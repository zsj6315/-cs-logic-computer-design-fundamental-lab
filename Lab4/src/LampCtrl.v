==> flow/design.v <==
`timescale 1ns / 1ps
module LampCtrl(
	input wire clk,
	input wire S1,
	input wire S2,
	input wire S3,
	output wire[6 : 0] LED,
	output wire F
	);
	parameter C_NUM = 28;
	parameter C_MAX = 28'hFFFFFFF;
	reg [C_NUM - 1 : 0] count;
	wire[C_NUM - 1 : 0] c_next;
	initial begin
		count = C_MAX;
	end
	assign w = S1 || S2 || S3;
	assign F = (count < C_MAX) ? 1'b1 : 1'b0;
	always@ (posedge clk)
	begin
		if(w == 1'b1) count = 0;
		else if(count < C_MAX) count = c_next;
	end
	assign c_next = count + 8'b1;
	assign LED = 7'b0000000;
endmodule
---- From RTL to reports: LampCtrl ----
Tool output for the design above, in the order of the flow.
Lines are those of the file above, counted from 1.
Library cell names are shortened.
The mark -- stands for no value.
inputs
  top module .............................. LampCtrl
  clock input ............................. clk
  standard-cell library ................... sky130hd
  corner .................................. tt_025C_1v80

---- After elaboration ----
Yosys after proc, flatten, opt, wreduce and memory -nomap, before mapping. Enables and synchronous resets that opt folds into registers are not counted as muxes. Memory bits, and registers merged into a memory's read port (data or address), are not among the register bits. Print and check cells are not counted. Equal cells are merged and count once.
word-level totals
  bits of input ports ..................... 4
  register bits ........................... 28
  output and inout bits ................... 8
operators by class
  mux-type cells .......................... 1
  order comparisons ....................... 1
  $add $sub $neg .......................... 1
  reductions and logical operators ........ 2
operators by type and width
  operator                                                  count
  28-bit by 1-bit adder with 28-bit output with constant B  1
  28-bit less-than comparator with constant B               1
  1-bit logical OR                                          2
  1-bit 2-to-1 mux                                          1

---- Logic depth ----
Depth = most cells in a row (Yosys ltp): at word level without a register or memory, in the mapped netlist without a sequential cell, where the memories' decode and read muxes count.
depth
  depth in word-level cells ............... 2
  ABC_AREA ................................ 0
  mapped depth ............................ 8
  gate-level depth less buffers ........... 6

---- Synthesis result ----
Yosys stat after the flow's synthesis: flattened, memories mapped to cells. It holds for the ABC_AREA given above (unset counts as 0); a run with the other value may have another netlist.
mapped netlist
  mapped area ............................. 1,478.9 um^2
  mapped flip-flops ....................... 28
  sequential area ......................... 560.5 um^2
  mapped cells ............................ 175
cell types
  cell type  count
  dfxtp_1    28
  nand4_1    12
  a21oi_1    13
  buf_4      7
  nor2_1     14
  or3_1      8
  nand2_1    13
  or4_1      6
  nand3_1    8
  o21ai_0    8
  and4_1     4
  xnor2_1    4
  nor4_1     5
  o211ai_1   4
  xor2_1     3
  nor3_1     5
  o31ai_1    3
  nor4_4     1
Other cell types: 22; their cells: 29.

---- Timing after synthesis ----
Path of least setup slack by OpenSTA after synthesis, without wires, with an ideal clock, recovery checks aside; 20% of the period is set as input and as output delay. Where synthesis merged equal registers, the netlist keeps one of their names.
timing after synthesis
  path kind ............................... reg-to-output
  from .................................... register count[0]
  to ...................................... output F
  clock period ............................ 4.06 ns
  output delay ............................ 0.812 ns
  setup slack ............................. 1.582 ns
  buffers on the path ..................... 2
  data arrival time ....................... 1.666 ns
  stages on the path ...................... 8
  time at the first pin ................... 0.000 ns
  delay of the path ....................... 1.666 ns
  synthesis period reached ................ 2.478 ns
"delay of the path" is the arrival time less input delay plus setup time.
At an output port there is no setup time.
"stages on the path": output pins that drive a net of the path, with the launching flip-flop's if there is one; two outputs of one cell count as two.
"synthesis period reached" is the clock period less the worst setup slack; recovery checks do not enter. This is arithmetic on one report: input and output delays are still those of the set period (20% each).
Between the ends stands the longest chain of elaborated cells between them, by number of cells; it is not shown to be the way that was timed. Of several equally long chains one is given.
A line is the first line of the expression or statement that the cell stems from. Yosys adds cells for indexed reads and writes and turns some case tables into memories.
between the ends, after synthesis
  cells stage by stage .................... dfxtp_1 > ha_1 > nand3_1 > nand2b_1 > nor4_4 > buf_6 > buf_12 > inv_2
  length of the longest elaborated chain .. 2
  elaborated cells between the ends (all ways) .. 2
RTL lines, path after synthesis
  item                         RTL line  source
  start, declared              12        reg [C_NUM - 1 : 0] count;
  start, assigned              21        if(w == 1'b1) count = 0;
  start, assigned              22        else if(count < C_MAX) count = c_next;
  28-bit less-than comparator  18        assign F = (count < C_MAX) ? 1'b1 : 1'b0;
  1-bit 2-to-1 mux             18
  end, declared                8         output wire F

---- Path in the finished layout ----
From the final timing report of job 1: the path of least setup slack in the routed layout; clock arrival at registers is part of the times.
timing after layout
  path kind ............................... reg-to-output
  from .................................... register count[1]
  to ...................................... output F
  clock period ............................ 2.31 ns
  output delay ............................ 0.46 ns
  stages on the path ...................... 7
  time at the first pin ................... 0.28 ns
  data arrival time ....................... 1.74 ns
  buffers on the path ..................... 1
  setup slack ............................. 0.11 ns
Between the ends stands the longest chain of elaborated cells between them, by number of cells; it is not shown to be the way that was timed. Of several equally long chains one is given.
between the ends, after layout
  cells stage by stage .................... dfxtp_4 > ha_2 > nand3_1 > nand2b_4 > nor4_4 > inv_2 > clkdlybuf4s15_1
  length of the longest elaborated chain .. 2
  elaborated cells between the ends (all ways) .. 2
RTL lines, path after layout
  item                         RTL line  source
  start, declared              12        reg [C_NUM - 1 : 0] count;
  start, assigned              21        if(w == 1'b1) count = 0;
  start, assigned              22        else if(count < C_MAX) count = c_next;
  28-bit less-than comparator  18        assign F = (count < C_MAX) ? 1'b1 : 1'b0;
  1-bit 2-to-1 mux             18
  end, declared                8         output wire F

--- measured runs ---
Measured data: module LampCtrl, platform sky130hd, 2 stored runs of the flow under differing settings, order arbitrary. Input and output delays are each 20% of the period that was set; the output load is 0.01 pF.
"achieved clock period": clock period set for the run, less the worst setup slack. It is reckoned from that one timing run; input and output delays stay at 20% of the period that was set.
"overall power" rests on the timing tool's default activity at the inputs, not on a simulated workload.

======== job 1 ========
==> flow/run.sh <==
#!/bin/bash
# the make line also repeats the synthesis and layout settings of config.mk as NAME=value (left out here)
make -C /OpenROAD-flow-scripts/flow DESIGN_CONFIG=/design/flow/config.mk WORK_HOME=/design/flow/orfs CLKGATE_MAP_FILE= finish
==> flow/config.mk <==
export PLATFORM = sky130hd
export DESIGN_NAME = LampCtrl
export DESIGN_NICKNAME = LampCtrl
export VERILOG_FILES = /design/flow/design.v
export SDC_FILE = /design/flow/constraint.sdc
export NUM_CORES = 4
export LEC_CHECK = 0
export CAP_MARGIN = 20
export CORE_MARGIN = 2
export CORE_UTILIZATION = 27
export SLEW_MARGIN = 20
==> flow/constraint.sdc <==
create_clock -name core_clock -period 2.31 [get_ports {clk}]
set_input_delay 0.4620 -clock core_clock [delete_from_list [all_inputs] [get_ports {clk}]]
set_output_delay 0.4620 -clock core_clock [all_outputs]
set_load 0.01 [all_outputs]

-------- measured, job 1 --------
  synthesized cell area ................... 1,478.9 um^2
  die size ................................ 6,085.6 um^2
  area of the standard cells in the finished layout .. 1,756.7 um^2
  final design utilization ................ 0.338
  worst slack on setup checks ............. 0.107 ns
  sum of negative setup slack ............. 0.000 ns
  worst hold slack ........................ 0.483 ns
  overall power ........................... 0.0009018 W
  achieved clock period ................... 2.203 ns

======== job 2 ========
==> flow/run.sh <==
#!/bin/bash
# the make line also repeats the synthesis and layout settings of config.mk as NAME=value (left out here)
make -C /OpenROAD-flow-scripts/flow DESIGN_CONFIG=/design/flow/config.mk WORK_HOME=/design/flow/orfs CLKGATE_MAP_FILE= finish
==> flow/config.mk <==
export PLATFORM = sky130hd
export DESIGN_NAME = LampCtrl
export DESIGN_NICKNAME = LampCtrl
export VERILOG_FILES = /design/flow/design.v
export SDC_FILE = /design/flow/constraint.sdc
export NUM_CORES = 4
export LEC_CHECK = 0
export CAP_MARGIN = 20
export CELL_PAD_IN_SITES_GLOBAL_PLACEMENT = 0
export CORE_MARGIN = 7
export CORE_UTILIZATION = 20
export CTS_CLUSTER_DIAMETER = 291
export MIN_ROUTING_LAYER = met2
export PLACE_DENSITY_LB_ADDON = 0.17
export SETUP_SLACK_MARGIN = 0.34
export SLEW_MARGIN = 25
export TNS_END_PERCENT = 40
==> flow/constraint.sdc <==
create_clock -name core_clock -period 2.59 [get_ports {clk}]
set_input_delay 0.5180 -clock core_clock [delete_from_list [all_inputs] [get_ports {clk}]]
set_output_delay 0.5180 -clock core_clock [all_outputs]
set_load 0.01 [all_outputs]

-------- measured, job 2 --------
  synthesized cell area ................... 1,478.9 um^2
  die size ................................ 9,998.0 um^2
  area of the standard cells in the finished layout .. 1,779.2 um^2
  final design utilization ................ 0.247
  worst slack on setup checks ............. 0.478 ns
  sum of negative setup slack ............. 0.000 ns
  worst hold slack ........................ 0.494 ns
  overall power ........................... 0.0007364 W
  achieved clock period ................... 2.112 ns
--- end ---
